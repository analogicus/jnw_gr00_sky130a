==> flow/design.v <==
`default_nettype none
module bgDig (
                input wire         clk,  
                input wire         reset,
                input logic        pwrup,
                input logic        stable,
                input wire         CMPO,
                output logic [7:0] idacFine,
                output logic [7:0] idacCoarse,
                output logic [3:0] idacOutSelect_n,
                output logic [7:0] diodeSelect,
                output logic       resPtatEnable_n,
                output logic       resStableSelect,
                output logic       diode,
                output logic       bigDiodeRes,
                output logic       cmpZeroOffset,
                output logic       cmpSwapInput,
                output logic [3:0] state,
                output logic       coarse,
                output logic       valid,
                output logic       rst
                );
   parameter                       PRECHARGE=0,
                                   DIODE=1,
                                   BLANK1=2,
                                   BIGDIODE=3,
                                   BLANK2=4,
                                   INCREMENT=5,
                                   OUTPUT=6;
   logic [4:0]                     sar_ind;
   logic [5:0]                     count;
   always_ff @(posedge clk or posedge reset) begin
      if(reset)
        rst <= 1'b1;
      else
        rst <= 1'b0;
   end
   always_ff @(posedge clk) begin
      if(rst) begin
         state <= PRECHARGE;
         if(stable)
           resStableSelect <= 1;
         else
           resStableSelect <= 0;
         cmpZeroOffset <= 0;
         cmpSwapInput <= 0;
      end
      else begin
         case(state)
           DIODE: begin
              resPtatEnable_n <= 1;
              idacOutSelect_n[0] <= 0;
              idacOutSelect_n[1] <= 1;
              diodeSelect <= 8'h80;
              diode <= 1;
              cmpZeroOffset <= 0;
              if(count == 2) begin
                 state <= BLANK1;
                 count <=0;
              end
              else begin
                 count <= count +1;
              end
           end  
           BLANK1: begin
              diode <= 0;
              state <= BIGDIODE;
              end
           BIGDIODE: begin
              resPtatEnable_n <= 0;
              diodeSelect <= 8'h7F;
              bigDiodeRes <= 1;
              if(count == 2) begin
                 state <= BLANK2;
                 count <=0;
              end
              else begin
                 count <= count +1;
              end
           end  
           BLANK2: begin
              bigDiodeRes <= 0;
              state <= INCREMENT;
              end
           INCREMENT: begin
              if(coarse) begin
                 if(sar_ind < 8) begin
                    if(CMPO)
                      idacCoarse[7-sar_ind] <= 0;
                    else
                      idacCoarse[7-sar_ind] <= 1;
                    sar_ind <= sar_ind +1;
                 end
                 if(sar_ind < 7) begin
                    idacCoarse[7-sar_ind-1] <= 1;
                 end
                 else if(sar_ind == 7) begin
                    coarse <= 0;
                    sar_ind <= 0;
                    idacFine[7] <= 1;
                 end
                 state <= DIODE;
              end
              else begin
                 if(sar_ind < 4) begin
                    if(CMPO)
                      idacFine[7-sar_ind] <= 0;
                    else
                      idacFine[7-sar_ind] <= 1;
                    sar_ind <= sar_ind +1;
                 end
                 if(sar_ind < 4) begin
                    idacFine[7-sar_ind-1] <= 1;
                 end
                 if(sar_ind == 4) begin
                    state <= OUTPUT;
                    count <= 0;
                 end
                 else begin
                    state <= DIODE;
                    end
              end  
              count <= 0;
           end
           OUTPUT: begin
              idacOutSelect_n[0] <= 1;
              idacOutSelect_n[1] <= 0;
              diodeSelect <= 8'h00;
              if(count > 1)
                valid <= 1;
              if(count > 3) begin
                state <= DIODE;
                valid <= 0;
                end
              count <= count +1;
              end
           PRECHARGE: begin
              idacCoarse <= 8'h80;
              idacFine <= 8'h00;
              cmpZeroOffset <= 1;
              sar_ind <= 0;
              coarse <= 1;
              idacOutSelect_n[0] <= 0;
              idacOutSelect_n[1] <= 1;
              idacOutSelect_n[2] <= 1;
              idacOutSelect_n[3] <= 1;
              diodeSelect <= 8'h80;
              resPtatEnable_n <= 0;
              valid <= 0;
              if(count > 15) begin
                 count <= 0;
                 diode <= 0;
                 bigDiodeRes <= 0;
                 state <= DIODE;
              end
              else begin
                 diode <= 1;
                 bigDiodeRes <= 1;
                 count <= count +1;
                 state <= PRECHARGE;
            end
           end
         endcase  
         if(!pwrup) begin
            idacFine <= 8'h00;
            idacCoarse <= 8'h00;
            count <= 0;
        end
      end
   end
endmodule
; Tool chain data of bgDig
; Tool output for the design above, in the order of the flow.
; Line numbers count from 1 in the design file above.
; Operators carry their Yosys type and port widths (W data, S select, Z words).
; The mark -- stands for no value.
[inputs]
top = bgDig
clock = clk
lib = sky130hd
pvt_corner = tt_025C_1v80

; Elaborated design
; Counts by Yosys on the flattened word-level netlist (proc, flatten, opt, wreduce; memories kept). Register bits leave out memories and registers merged into their read ports (data or address). Print and check cells are left out.
[op_classes]
n_reduce_logical = 23
eq_ne = 15
n_addsub = 6
bitwise = 13
mux = 51
n_cmp = 6
shifts = 3
[ops]
columns = operator, n
row1 = $mux W8, 13
row2 = $shift A1 B33 Y8 const A, 3
row3 = $neg A32 Y33, 2
row4 = $or A8 B8 Y8, 6
row5 = $and A8 B8 Y8, 4
row6 = $pmux W8 S2, 2
row7 = $pmux W4 S7, 1
row8 = $mux W5, 5
row9 = $pmux W8 S3, 1
row10 = $pmux W6 S4, 1
row11 = $not A8 Y8, 2
row12 = $reduce_and A2 Y1, 7
row13 = $eq A4 B3 Y1 const B, 3
row14 = $mux W6, 2
row15 = $mux W4, 3
row16 = $pmux W1 S2, 6
row17 = $mux W1, 11
row18 = $reduce_bool A2 Y1, 5
row19 = $lt A5 B3 Y1 const B, 2
row20 = $eq A5 B3 Y1 const B, 2
row21 = $pmux W5 S2, 1
row22 = $reduce_bool A3 Y1, 3
row23 = $eq A4 B2 Y1 const B, 2
row24 = $sub A6 B2 Y7 const B, 1
row25 = $reduce_bool A7 Y1, 1
row26 = $mux W7, 1
row27 = $ne A2 B2 Y1 const B, 3
row28 = $reduce_or A2 Y1, 3
; Other operator kinds: 17; their cells: 21.
[word_totals]
register_bits = 49
output_inout_bits = 41

; Logic depth
; Yosys ltp: most cells in a row. Word level: on the elaborated netlist, between registers, memories and ports. Mapped: between sequential cells and ports; inverters and the memories' decode and read muxes count.
[logic_depth]
word_depth = 16
abc_area = 0
mapped_depth = 16
mapped_depth_nobuf = 14

; Synthesis result
; Yosys stat after the flow's synthesis: flattened, memories mapped to cells. It holds for the ABC_AREA given above (unset counts as 0); a run with the other value may have another netlist.
[by_type]
columns = type, n, type_area_um2
row1 = sky130_fd_sc_hd__edfxtp_1, 37, 1.11E+03
row2 = sky130_fd_sc_hd__ha_1, 23, 287.776
row3 = sky130_fd_sc_hd__nand2_1, 45, 168.912
row4 = sky130_fd_sc_hd__nor2_1, 42, 157.651
row5 = sky130_fd_sc_hd__a21oi_1, 24, 120.115
row6 = sky130_fd_sc_hd__buf_4, 12, 90.086
row7 = sky130_fd_sc_hd__xnor2_1, 10, 87.584
row8 = sky130_fd_sc_hd__nand3_1, 17, 85.082
row9 = sky130_fd_sc_hd__dfxtp_1, 4, 80.077
row10 = sky130_fd_sc_hd__nand4_1, 12, 75.072
row11 = sky130_fd_sc_hd__o21ai_0, 14, 70.067
row12 = sky130_fd_sc_hd__inv_1, 16, 60.058
row13 = sky130_fd_sc_hd__mux2i_1, 6, 60.058
row14 = sky130_fd_sc_hd__buf_6, 5, 56.304
row15 = sky130_fd_sc_hd__nor2b_1, 9, 56.304
row16 = sky130_fd_sc_hd__clkbuf_1, 12, 45.043
row17 = sky130_fd_sc_hd__nor4b_1, 5, 43.792
row18 = sky130_fd_sc_hd__o22ai_1, 7, 43.792
; Other cell types: 56; their cells: 124.
[mapped]
ffs = 42
synth_area_mm2 = 0.0037061
sequential_area_mm2 = 0.0012174
stdcells = 424

; Worst setup path after synthesis
; Path of least setup slack by OpenSTA after synthesis, without wires, with an ideal clock, recovery checks aside; 20% of the period is set as input and as output delay. Where synthesis merged equal registers, the netlist keeps one of their names.
[synth_path]
kind = register to register
startpoint = reg sar_ind[1]
endpoint = reg idacCoarse[0]
arrival_ns = 3.504
setup_time_ns = 0.153
path_delay_ns = 3.657
slack_ns = 1.103
driving_pins = 14
required_ns = 4.607
path_buffers = 2
tclk_ns = 4.76
synth_period_reached_ns = 3.657
; "path_delay_ns" is the arrival time less input delay plus setup time.
; "driving_pins" counts driving pins, that of a launching flip-flop among them; a cell with two outputs on the path counts twice.
; "synth_period_reached_ns" = period - worst setup slack (recovery checks aside). The figure is calculated, with input and output delays left at 20% of the set period.
; A register here has more assigning lines than the two given.
; Where a signal picks the word or bit written, the line may be left out of the assigning lines.
[synth_via]
cell_sequence = sky130_fd_sc_hd__edfxtp_1 sky130_fd_sc_hd__ha_1 sky130_fd_sc_hd__buf_4 sky130_fd_sc_hd__nand2b_1 sky130_fd_sc_hd__o22ai_1 sky130_fd_sc_hd__buf_2 sky130_fd_sc_hd__o211ai_1 sky130_fd_sc_hd__or3_1 sky130_fd_sc_hd__ha_1 sky130_fd_sc_hd__or4b_2 sky130_fd_sc_hd__nor4_1 sky130_fd_sc_hd__nand3_1 sky130_fd_sc_hd__or4_1 sky130_fd_sc_hd__o22ai_1
[synth_rtl]
columns = item, line
row1 = "start, declared", 30  ; logic [4:0]                     sar_ind;
row2 = "start, assigned", 92  ; sar_ind <= sar_ind +1;
row3 = "start, assigned", 110  ; sar_ind <= sar_ind +1;
row4 = "end, assigned", 138  ; idacCoarse <= 8'h80;
row5 = "end, assigned", 166  ; idacCoarse <= 8'h00;
row6 = "end, declared", 9  ; output logic [7:0] idacCoarse,
; Chain of elaborated cells between the ends: none given.

; Worst path after layout
; From the final timing report of stored run 1: the path of least setup slack in the routed layout; clock arrival at registers is part of the times.
[layout_path]
kind = register to register
startpoint = reg sar_ind[1]
endpoint = reg idacFine[0]
required_ns = 2.55
tclk_ns = 2.4
driving_pins = 13
arrival_ns = 3.46
slack_ns = -0.91
path_buffers = 0
setup_time_ns = 0.14
; A register here has more assigning lines than the two given.
; Where a signal picks the word or bit written, the line may be left out of the assigning lines.
[layout_via]
cell_sequence = sky130_fd_sc_hd__edfxtp_1 sky130_fd_sc_hd__ha_4 sky130_fd_sc_hd__and2b_1 sky130_fd_sc_hd__a21oi_2 sky130_fd_sc_hd__o22ai_4 sky130_fd_sc_hd__o211ai_1 sky130_fd_sc_hd__or3_1 sky130_fd_sc_hd__ha_2 sky130_fd_sc_hd__or4b_4 sky130_fd_sc_hd__nor4_4 sky130_fd_sc_hd__nand3_1 sky130_fd_sc_hd__or4_4 sky130_fd_sc_hd__o22ai_2
[layout_rtl]
columns = item, line
row1 = "start, declared", 30  ; logic [4:0]                     sar_ind;
row2 = "start, assigned", 92  ; sar_ind <= sar_ind +1;
row3 = "start, assigned", 110  ; sar_ind <= sar_ind +1;
row4 = "end, assigned", 139  ; idacFine <= 8'h00;
row5 = "end, assigned", 165  ; idacFine <= 8'h00;
row6 = "end, declared", 8  ; output logic [7:0] idacFine,
; Chain of elaborated cells between the ends: none given.

## Implementation results

2 stored runs of bgDig in the flow (synthesis by Yosys, layout by OpenROAD, sky130hd cells), in arbitrary order. Constraints: input delay and output delay 20% of the set period each, output load 0.01 pF.
"achieved_clock_period_ns" means the clock period less the worst setup slack. The figure is calculated, with input and output delays left at 20% of the set period.
"worst_setup_path_time_ns" means the part of the period allowed to the worst setup path (the constraints hold back 20% at inputs and 20% at outputs) less its slack; where the path has registers, the arrival times of their clocks count too.
"totalPower_uw": no workload was simulated; the value follows from the tool's default switching activity.

# stored run 1
==> flow/run.sh <==
#!/bin/bash
# the make line also repeats the synthesis and layout settings of config.mk as NAME=value (left out here)
make -C /OpenROAD-flow-scripts/flow DESIGN_CONFIG=/design/flow/config.mk WORK_HOME=/design/flow/orfs CLKGATE_MAP_FILE= finish
==> flow/config.mk <==
export PLATFORM = sky130hd
export DESIGN_NAME = bgDig
export DESIGN_NICKNAME = bgDig
export VERILOG_FILES = /design/flow/design.v
export SDC_FILE = /design/flow/constraint.sdc
export NUM_CORES = 4
export LEC_CHECK = 0
export CAP_MARGIN = 20
export CORE_MARGIN = 2
export CORE_UTILIZATION = 40
export SLEW_MARGIN = 20
==> flow/constraint.sdc <==
create_clock -name core_clock -period 2.4 [get_ports {clk}]
set_input_delay 0.4800 -clock core_clock [delete_from_list [all_inputs] [get_ports {clk}]]
set_output_delay 0.4800 -clock core_clock [all_outputs]
set_load 0.01 [all_outputs]

==> stored run 1: results <==
stdcell_area_mm2=0.0049773
totalPower_uw=2211
final_setup_ws_ns=-0.911
timing.setup.tns_ns=-13.417
achieved_clock_period_ns=3.311
post_route_util_frac=0.546
synthesis_area_mm2=0.0037061
worst_setup_path_time_ns=3.31
worst_setup_path_type="register to register"
design.die.area_mm2=0.0100511

# stored run 2
==> flow/run.sh <==
#!/bin/bash
# the make line also repeats the synthesis and layout settings of config.mk as NAME=value (left out here)
make -C /OpenROAD-flow-scripts/flow DESIGN_CONFIG=/design/flow/config.mk WORK_HOME=/design/flow/orfs CLKGATE_MAP_FILE= finish
==> flow/config.mk <==
export PLATFORM = sky130hd
export DESIGN_NAME = bgDig
export DESIGN_NICKNAME = bgDig
export VERILOG_FILES = /design/flow/design.v
export SDC_FILE = /design/flow/constraint.sdc
export NUM_CORES = 4
export LEC_CHECK = 0
export ABC_AREA = 1
export CAP_MARGIN = 15
export CELL_PAD_IN_SITES_DETAIL_PLACEMENT = 2
export CORE_MARGIN = 7
export CORE_UTILIZATION = 65
export CTS_CLUSTER_SIZE = 97
export SETUP_SLACK_MARGIN = 1.28
export SLEW_MARGIN = 20
export TNS_END_PERCENT = 70
==> flow/constraint.sdc <==
create_clock -name core_clock -period 5.7 [get_ports {clk}]
set_input_delay 1.1400 -clock core_clock [delete_from_list [all_inputs] [get_ports {clk}]]
set_output_delay 1.1400 -clock core_clock [all_outputs]
set_load 0.01 [all_outputs]

==> stored run 2: results <==
outcome="no final report: placement broke off with DPL-0033"
